==> flow/design.v <==
module register_file (
    input  logic clk,
    input  logic we0, we1,
    input  logic [4:0] waddr0, waddr1,
    input  logic [31:0] wdata0, wdata1,
    input  logic [4:0] raddr0a, raddr0b,
    input  logic [4:0] raddr1a, raddr1b,
    output logic [31:0] rdata0a, rdata0b,
    output logic [31:0] rdata1a, rdata1b
);
    logic [31:0] regs[31:0];
    assign rdata0a = regs[raddr0a];
    assign rdata0b = regs[raddr0b];
    assign rdata1a = regs[raddr1a];
    assign rdata1b = regs[raddr1b];
    always_ff @(posedge clk) begin
        if (we0 && waddr0 != 0)
            regs[waddr0] <= wdata0;
        if (we1 && waddr1 != 0)
            regs[waddr1] <= wdata1;
    end
endmodule
## Step by step through the tools: register_file

The steps from the RTL of register_file to its reports follow in flow order.
Line numbers count from 1 in the design file above.
Operators: Yosys type, input widths -> output width; for muxes data width and select width s.
The mark n/a stands for no value.

- Top module: register_file
- Clock: clk
- Standard-cell library: sky130hd
- Library corner: tt_025C_1v80

## Word level

Yosys after proc, flatten, opt, wreduce and memory -nomap, before mapping. Enables and synchronous resets that opt folds into registers are not counted as muxes. Memory bits, and registers merged into a memory's read port (data or address), are not among the register bits. Print and check cells are not counted. Equal cells are merged and count once.
Memory sizes are those after Yosys's memory passes, which may raise the word count (mostly to a power of two), join words into wider ones and drop unused or constant bits.

- Mux-type cells: 6
- Reductions and logical operators: 4

Operators by type and width:

| operator | number |
|---|---|
| $mux 32 | 2 |
| $reduce_bool 5->1 | 2 |
| $mux 5 | 2 |
| $logic_and 1x1->1 | 2 |
| $mux 1 | 2 |

- Register bits after elaboration: 0
- Memory bits (writable): 1,024
- Memories kept: 1
- Bits of input ports: 97
- Output and inout bits: 128

Memory list:

| memory | depth | width | rd ports | write ports | RTL line | source |
|---|---|---|---|---|---|---|
| regs | 32 | 32 | 4 | 2 | 11 | `logic [31:0] regs[31:0];` |

## Depth

Depth = most cells in a row (Yosys ltp): at word level without a register or memory, in the mapped netlist without a sequential cell, where the memories' decode and read muxes count.

- Depth in word-level cells: 3
- ABC_AREA: 0
- Depth in mapped cells: 8
- Gate-level depth less buffers: 5

## After synthesis

Yosys stat after the flow's synthesis: flattened, memories mapped to cells. It holds for the ABC_AREA given above (unset counts as 0); a run with the other value may have another netlist.
The area totals of this step are shown rounded.

Cells by type:

| cell | number |
|---|---|
| sky130_fd_sc_hd__edfxtp_1 | 1,024 |
| sky130_fd_sc_hd__mux2i_1 | 2,048 |
| sky130_fd_sc_hd__mux2_2 | 756 |
| sky130_fd_sc_hd__a22oi_1 | 384 |
| sky130_fd_sc_hd__mux2_1 | 236 |
| sky130_fd_sc_hd__a22o_1 | 256 |
| sky130_fd_sc_hd__nand3_1 | 389 |
| sky130_fd_sc_hd__a21oi_1 | 384 |
| sky130_fd_sc_hd__clkbuf_1 | 432 |
| sky130_fd_sc_hd__nand2_1 | 408 |
| sky130_fd_sc_hd__buf_2 | 300 |
| sky130_fd_sc_hd__a31oi_1 | 128 |
| sky130_fd_sc_hd__nor3_1 | 129 |
| sky130_fd_sc_hd__buf_4 | 52 |
| sky130_fd_sc_hd__buf_1 | 46 |
| sky130_fd_sc_hd__o22ai_1 | 16 |
| sky130_fd_sc_hd__o21ai_0 | 15 |
| sky130_fd_sc_hd__nor2b_1 | 11 |

Other cell types: 17; their cells: 56.

- Cell count: 7,070
- Mapped area: 78,700 um2
- Sequential area: 30,700 um2
- Buffer cells: 830
- Flip-flop cells: 1,024

## Timing after synthesis

Path of least setup slack by OpenSTA after synthesis, without wires, with an ideal clock, recovery checks aside; 20% of the period is set as input and as output delay. Where synthesis merged equal registers, the netlist keeps one of their names.

- Kind: input to register
- From: in waddr0[0]
- To: mem regs[4][0]
- Path slack: 0.303 ns
- Stages on the path: 3
- Time at the first pin: 0.878 ns
- Arrival time: 3.622 ns
- Path delay: 3.210 ns
- Clock period: 4.39 ns
- Input delay: 0.878 ns
- Path buffers: 1
- Synthesis period reached: 4.087 ns

"path delay" = arrival - input delay + setup time.
"stages on the path": output pins that drive a net of the path, with the launching flip-flop's if there is one; two outputs of one cell count as two.
"synthesis period reached" = period - worst setup slack (recovery checks aside). The figure is calculated, with input and output delays left at 20% of the set period.
Between the ends stands the longest chain of elaborated cells between them, by number of cells; it is not shown to be the way that was timed. Of several equally long chains one is given.
A line is the first line of the expression or statement that the cell stems from. Yosys adds cells for indexed reads and writes and turns some case tables into memories.
The path ends at the enable pin of a flip-flop; only ways to that pin are counted.

- Cell sequence: sky130_fd_sc_hd__or2_2 > sky130_fd_sc_hd__clkbuf_1 > sky130_fd_sc_hd__o21ai_0
- Length of the longest elaborated chain: 3
- Elaborated cells on any way between the ends: 4
- Source lines of those cells: 1
- Those cells by class: mux: 2; reduce/logical: 2

Ends and longest elaborated chain, after synthesis:

| item | RTL line | source |
|---|---|---|
| start, declared | 4 | `input  logic [4:0] waddr0, waddr1,` |
| $reduce_bool 5->1 | 17 | `if (we0 && waddr0 != 0)` |
| $logic_and 1x1->1 | 17 |  |
| $mux 5 | 17 |  |
| end, declared | 11 | `logic [31:0] regs[31:0];` |

## Timing after layout

Path of least setup slack in the final report of record 1 (OpenROAD, finished layout, wires in). Where an end is a register, its clock arrival counts in the times.

- Kind: input to output
- From: in raddr1a[0]
- To: out rdata1a[30]
- Time at the first pin: 1.46 ns
- Stages on the path: 9
- Clock period: 7.32 ns
- Path slack: 1.13 ns
- Arrival time: 4.73 ns
- Input delay: 1.46 ns
- Path buffers: 4

Between the ends stands the longest chain of elaborated cells between them, by number of cells; it is not shown to be the way that was timed. Of several equally long chains one is given.
The chain passes a memory read, where the word-level depth is cut; so it can be longer than that depth.

- Cell sequence: sky130_fd_sc_hd__clkdlybuf4s50_1 > sky130_fd_sc_hd__nor2b_4 > sky130_fd_sc_hd__buf_4 > sky130_fd_sc_hd__buf_4 > sky130_fd_sc_hd__a22o_1 > sky130_fd_sc_hd__nor3_1 > sky130_fd_sc_hd__a31oi_1 > sky130_fd_sc_hd__nand3_1 > sky130_fd_sc_hd__clkdlybuf4s50_1
- Length of the longest elaborated chain: 1
- Elaborated cells on any way between the ends: 1
- Source lines of those cells: 1
- Those cells by class: memory: 1

Ends and longest elaborated chain, after layout:

| item | RTL line | source |
|---|---|---|
| start, declared | 7 | `input  logic [4:0] raddr1a, raddr1b,` |
| $mem_v2 32x32 | 11 | `logic [31:0] regs[31:0];` |
| end, declared | 9 | `output logic [31:0] rdata1a, rdata1b` |

==> runs of register_file <==
register_file through Yosys and OpenROAD on sky130hd: 2 stored runs, unordered, with their settings and measured results. The constraints put input and output delay at 20% of the set period each and load the outputs with 0.01 pF.
"clock period reached" is the run's clock period less its worst setup slack. It is reckoned from that one timing run; input and output delays stay at 20% of the period that was set.
"worst path time" is the time allowed to the run's worst setup path (the clock period less input and output delay, where it has them) less its slack. Clock arrival times count: a late capture clock shortens it, a late launch clock lengthens it.
"power": no workload was simulated; the value follows from the tool's default switching activity.
The results are shown rounded.

### Record 1

Settings: `period_ns=7.32`, `CORE_UTILIZATION=41`, `CELL_PAD_IN_SITES_GLOBAL_PLACEMENT=2`, `GPL_ROUTABILITY_DRIVEN=0`, `CTS_CLUSTER_SIZE=98`, `MAX_ROUTING_LAYER=met4`, `CAP_MARGIN=20`, `CORE_MARGIN=2`, `SLEW_MARGIN=20`

- Chip area in the Yosys report: 78,700 um2
- Die size: 196,000 um2
- Setup TNS: 0.000 ns
- Standard-cell area of the final layout: 89,200 um2
- Worst path time: 3.26 ns
- Worst setup path kind: input to output
- Worst hold slack after layout: 1.21 ns
- Worst slack on setup checks: 1.13 ns
- Clock period reached: 6.192 ns
- Power: 17.0 mW

### Record 2

Settings: `period_ns=3.29`, `CORE_UTILIZATION=62`, `SETUP_SLACK_MARGIN=0.2`, `CORE_ASPECT_RATIO=0.52`, `CELL_PAD_IN_SITES_GLOBAL_PLACEMENT=2`, `CELL_PAD_IN_SITES_DETAIL_PLACEMENT=1`, `GPL_TIMING_DRIVEN=1`, `SLEW_MARGIN=25`, `MAX_ROUTING_LAYER=met4`, `CAP_MARGIN=20`, `CORE_MARGIN=2`

No final report: placement broke off with GPL-0301.
