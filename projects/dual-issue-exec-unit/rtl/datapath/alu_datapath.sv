==> flow/design.v <==
module alu_datapath (
    input logic clk,
    input logic rst_n,
    input logic stall,
    input logic [1:0] state,
    input logic [3:0] opcode0, opcode1,
    input logic [31:0] src0a, src0b,
    input logic [31:0] src1a, src1b,
    output logic [31:0] result0, result1,
    output logic valid
);
    logic [3:0] op0_r, op1_r;
    logic [31:0] a0_r, b0_r, a1_r, b1_r;
    logic [31:0] alu0_y, alu1_y;
    alu_unit alu0 (.opcode(op0_r), .a(a0_r), .b(b0_r), .y(alu0_y));
    alu_unit alu1 (.opcode(op1_r), .a(a1_r), .b(b1_r), .y(alu1_y));
    always_ff @(posedge clk or negedge rst_n) begin
        if (!rst_n) begin
            valid <= 1'b0;
        end else if (!stall) begin
            case (state)
                2'b00: begin
                    op0_r <= opcode0;
                    op1_r <= opcode1;
                    a0_r  <= src0a;
                    b0_r  <= src0b;
                    a1_r  <= src1a;
                    b1_r  <= src1b;
                    valid <= 1'b0;
                end
                2'b10: begin
                    result0 <= alu0_y;
                    result1 <= alu1_y;
                end
                2'b11: valid <= 1'b1;
            endcase
        end
    end
endmodule
module alu_unit (
    input  logic [3:0] opcode,
    input  logic [31:0] a,
    input  logic [31:0] b,
    output logic [31:0] y
);
    always_comb begin
        case (opcode)
            4'h0: y = a + b;
            4'h1: y = a - b;
            4'h2: y = a & b;
            4'h3: y = a | b;
            4'h4: y = a ^ b;
            default: y = 32'h0;
        endcase
    end
endmodule
---- Tool chain data of alu_datapath ----
The steps from the RTL of alu_datapath to its reports follow in flow order.
Lines are those of the file above, counted from 1.
Operators: Yosys type, input widths -> output width; for muxes data width and select width s.
The mark n/a stands for no value.
set-up
  top module .............................. alu_datapath
  clock ................................... clk
  standard-cell library ................... sky130hd
  library corner .......................... tt_025C_1v80

---- Word level ----
Source: Yosys, flattened and elaborated, memories not mapped. Widths are those after wreduce. Registers that Yosys merges into a memory's read port (data or address) are not register bits. Print and check cells do not count. Equal cells are merged and count once.
storage and ports
  bits in registers ....................... 201
  input port bits ......................... 141
  output and inout bits ................... 65
  cells after elaboration ................. 40
cells by class
  $add $sub $neg .......................... 4
  equality and inequality tests ........... 10
  mux-type cells .......................... 3
  bitwise logic cells ..................... 7
  reduce/logical cells .................... 7
operator list
  kind                number
  $pmux 32 s5         2
  $add 32x32->32      2
  $sub 32x32->32      2
  $and 32x32->32      2
  $or 32x32->32       2
  $xor 32x32->32      2
  $eq 4x2->1 const B  4
  $eq 4x1->1 const B  2
  $eq 4x3->1 const B  2
  $logic_not 4->1     2
  $reduce_and 3->1    2
  $eq 2x2->1 const B  2
  $logic_not 2->1     1
  $reduce_and 2->1    1
  $reduce_bool 2->1   1
  $pmux 1 s2          1
  $not 1->1           1

---- Longest topological paths ----
Yosys ltp: most cells in a row. Word level: on the elaborated netlist, between registers, memories and ports. Mapped: between sequential cells and ports; inverters and the memories' decode and read muxes count.
logic depth
  depth in word-level cells ............... 3
  ABC_AREA ................................ 0
  mapped depth ............................ 19
  depth with buffers taken out ............ 18

---- Synthesis result ----
Yosys stat after the flow's synthesis: flattened, memories mapped to cells. It holds for the ABC_AREA given above (unset counts as 0); a run with the other value may have another netlist.
Totals and module areas in this step are rounded.
cells by type
  type                       number  area in all (um^2)
  sky130_fd_sc_hd__edfxtp_1  200     6,005.76
  sky130_fd_sc_hd__ha_1      195     2,439.84
  sky130_fd_sc_hd__xnor2_1   86      753.222
  sky130_fd_sc_hd__inv_1     140     525.504
  sky130_fd_sc_hd__o221ai_1  40      350.336
  sky130_fd_sc_hd__a22oi_1   45      337.824
  sky130_fd_sc_hd__a21oi_1   61      305.293
  sky130_fd_sc_hd__a21o_1    37      277.766
  sky130_fd_sc_hd__o21ai_0   54      270.259
  sky130_fd_sc_hd__nor2_1    58      217.709
  sky130_fd_sc_hd__nand2_1   56      210.202
  sky130_fd_sc_hd__xor2_1    24      210.202
  sky130_fd_sc_hd__a31oi_1   22      137.632
  sky130_fd_sc_hd__clkbuf_1  34      127.622
  sky130_fd_sc_hd__a221oi_1  14      122.618
  sky130_fd_sc_hd__o31ai_1   16      120.115
  sky130_fd_sc_hd__o211ai_1  12      90.086
  sky130_fd_sc_hd__nand4_1   13      81.328
Not listed: further types 50, cells in them 165.
mapped netlist
  cells in the netlist .................... 1,272
  mapped area ............................. 14,000 um^2
  sequential area ......................... 6,000 um^2
  mapped flip-flops ....................... 201
  buffer cells ............................ 39
By module: a second synthesis without flattening, with its own total; a netlist apart from the flattened one above.
unflattened totals
  cell total of the unflattened synthesis .. 1,300
  area total of the unflattened synthesis .. 14,000 um^2
Rows give one instance, submodules left out.
modules
  module        times used  cells  area (um^2)  sequential area (um^2)
  alu_unit      2           545    4,000        0.0
  alu_datapath  1           210    6,100        6,000

---- Path before layout ----
OpenSTA on the mapped netlist: ideal clock, no wires. The path of least setup slack (recovery checks aside). Input and output delay are each 20% of the period. Register names are those of the netlist, which keeps one name where synthesis merged equal registers.
timing after synthesis
  path kind ............................... input to register
  from .................................... input state[0]
  to ...................................... register a0_r[0]
  period .................................. 5,390 ps
  external input delay .................... 1,078 ps
  setup time .............................. 512 ps
  launch time at the first pin ............ 1,078 ps
  arrival time ............................ 4,440 ps
  required time ........................... 4,878 ps
  path slack .............................. 438 ps
  delay of the path ....................... 3,874 ps
  stages .................................. 3
  path buffers ............................ 0
  synthesis period reached ................ 4,952 ps
"delay of the path" = arrival - input delay + setup time.
"stages": output pins that drive a net of the path, with the launching flip-flop's if there is one; two outputs of one cell count as two.
"synthesis period reached" is the clock period less the worst setup slack; recovery checks do not enter. This is arithmetic on one report: input and output delays are still those of the set period (20% each).
The rows between start and end are the longest chain of elaborated cells between them; the timing report does not say that the signal goes this way. Where chains are equally long, one stands for them.
Each line given opens the expression or statement behind the cell; cells for indexed reads and writes are added by Yosys, which also makes memories of some case tables.
on the way, after synthesis
  cells stage by stage .................... sky130_fd_sc_hd__inv_1 sky130_fd_sc_hd__ha_1 sky130_fd_sc_hd__and3b_1
  length of the longest elaborated chain .. 2
  elaborated cells on any way between the ends .. 2
  source lines of those cells ............. 1
  classes of those cells .................. reduce/logical (2)
ends and longest elaborated chain, after synthesis
  what              RTL line  RTL
  start, declared   5         input logic [1:0] state,
  $logic_not 2->1   21        case (state)
  $reduce_and 3->1  n/a
  end, assigned     25        a0_r  <= src0a;
  end, declared     13        logic [31:0] a0_r, b0_r, a1_r, b1_r;

---- Worst path after layout ----
Path of least setup slack in the final report of run A (OpenROAD, finished layout, wires in). Where an end is a register, its clock arrival counts in the times.
The path's times are printed in steps of 10 ps; the period is the one set.
timing post-layout
  path kind ............................... register to register
  from .................................... register b1_r[11]
  to ...................................... register result1[29]
  period .................................. 3,510 ps
  setup time .............................. 270 ps
  launch time at the first pin ............ 520 ps
  arrival time ............................ 4,370 ps
  required time ........................... 3,760 ps
  path slack .............................. -610 ps
  stages .................................. 17
  path buffers ............................ 1
The rows between start and end are the longest chain of elaborated cells between them; the timing report does not say that the signal goes this way. Where chains are equally long, one stands for them.
on the way, post-layout
  cells stage by stage .................... sky130_fd_sc_hd__edfxtp_1 sky130_fd_sc_hd__or4_4 sky130_fd_sc_hd__or4_4 sky130_fd_sc_hd__or3_4 sky130_fd_sc_hd__nor2_4 sky130_fd_sc_hd__a41oi_2 sky130_fd_sc_hd__xnor2_1 sky130_fd_sc_hd__ha_1 sky130_fd_sc_hd__buf_4 sky130_fd_sc_hd__a21o_1 sky130_fd_sc_hd__a21o_1 sky130_fd_sc_hd__a21o_1 sky130_fd_sc_hd__a21oi_1 sky130_fd_sc_hd__nand2_1 sky130_fd_sc_hd__a31oi_2 sky130_fd_sc_hd__xor2_1 sky130_fd_sc_hd__o21ai_0
  length of the longest elaborated chain .. 2
  elaborated cells on any way between the ends .. 3
  source lines of those cells ............. 3
  classes of those cells .................. add/sub (2); mux (1)
ends and longest elaborated chain, post-layout
  what             RTL line  RTL
  start, declared  13        logic [31:0] a0_r, b0_r, a1_r, b1_r;
  start, assigned  28        b1_r  <= src1b;
  $sub 32x32->32   49        4'h1: y = a - b;
  $pmux 32 s5      47        case (opcode)
  end, assigned    33        result1 <= alu1_y;
  end, declared    9         output logic [31:0] result0, result1,

==> runs of alu_datapath <==
Module alu_datapath, platform sky130hd: 2 stored runs of the flow (Yosys, OpenROAD) with differing settings, in no particular order. Input and output delays are each 20% of the period that was set; the output load is 0.01 pF.
"clock period reached" is the run's clock period less its worst setup slack. It is reckoned from that one timing run; input and output delays stay at 20% of the period that was set.
"critical path time" = time allowed to the worst setup path (clock period - input delay - output delay, where it has them) - its slack; a late launch clock adds to it, a late capture clock takes from it.
"total design power" is the tool's figure for a default switching activity; nothing was simulated.
"critical path time" is known to 10 ps.
The measured numbers are rounded.

======== run A ========
==> flow/run.sh <==
#!/bin/bash
# the make line also repeats the synthesis and layout settings of config.mk as NAME=value (left out here)
make -C /OpenROAD-flow-scripts/flow DESIGN_CONFIG=/design/flow/config.mk WORK_HOME=/design/flow/orfs CLKGATE_MAP_FILE= finish
==> flow/config.mk <==
export PLATFORM = sky130hd
export DESIGN_NAME = alu_datapath
export DESIGN_NICKNAME = alu_datapath
export VERILOG_FILES = /design/flow/design.v
export SDC_FILE = /design/flow/constraint.sdc
export NUM_CORES = 4
export LEC_CHECK = 0
export CAP_MARGIN = 20
export CELL_PAD_IN_SITES_GLOBAL_PLACEMENT = 1
export CORE_MARGIN = 2
export CORE_UTILIZATION = 45
export CTS_CLUSTER_DIAMETER = 356
export GPL_ROUTABILITY_DRIVEN = 1
export MIN_ROUTING_LAYER = met1
export PLACE_DENSITY_LB_ADDON = 0.14
export SLEW_MARGIN = 20
==> flow/constraint.sdc <==
create_clock -name core_clock -period 3.51 [get_ports {clk}]
set_input_delay 0.7020 -clock core_clock [delete_from_list [all_inputs] [get_ports {clk}]]
set_output_delay 0.7020 -clock core_clock [all_outputs]
set_load 0.01 [all_outputs]

-------- measured, run A --------
  netlist area reported by Yosys .......... 14,000 um^2
  area of the die ......................... 32,000 um^2
  final design utilization ................ 68 %
  setup slack of the worst path ........... -610 ps
  summed negative setup slack ............. -11,000 ps
  total design power ...................... 6,500 µW
  clock period reached .................... 4,116 ps
  critical path time ...................... 4,120 ps
  worst path kind ......................... register to register

======== run B ========
==> flow/run.sh <==
#!/bin/bash
# the make line also repeats the synthesis and layout settings of config.mk as NAME=value (left out here)
make -C /OpenROAD-flow-scripts/flow DESIGN_CONFIG=/design/flow/config.mk WORK_HOME=/design/flow/orfs CLKGATE_MAP_FILE= finish
==> flow/config.mk <==
export PLATFORM = sky130hd
export DESIGN_NAME = alu_datapath
export DESIGN_NICKNAME = alu_datapath
export VERILOG_FILES = /design/flow/design.v
export SDC_FILE = /design/flow/constraint.sdc
export NUM_CORES = 4
export LEC_CHECK = 0
export CAP_MARGIN = 10
export CORE_MARGIN = 2
export CORE_UTILIZATION = 20
export HOLD_SLACK_MARGIN = 0.13
export MIN_ROUTING_LAYER = met2
export SLEW_MARGIN = 20
==> flow/constraint.sdc <==
create_clock -name core_clock -period 8.16 [get_ports {clk}]
set_input_delay 1.6320 -clock core_clock [delete_from_list [all_inputs] [get_ports {clk}]]
set_output_delay 1.6320 -clock core_clock [all_outputs]
set_load 0.01 [all_outputs]

-------- measured, run B --------
  netlist area reported by Yosys .......... 14,000 um^2
  area of the die ......................... 71,000 um^2
  final design utilization ................ 26 %
  setup slack of the worst path ........... 2,400 ps
  summed negative setup slack ............. 0 ps
  total design power ...................... 2,800 µW
  clock period reached .................... 5,739 ps
  critical path time ...................... 5,740 ps
  worst path kind ......................... register to register
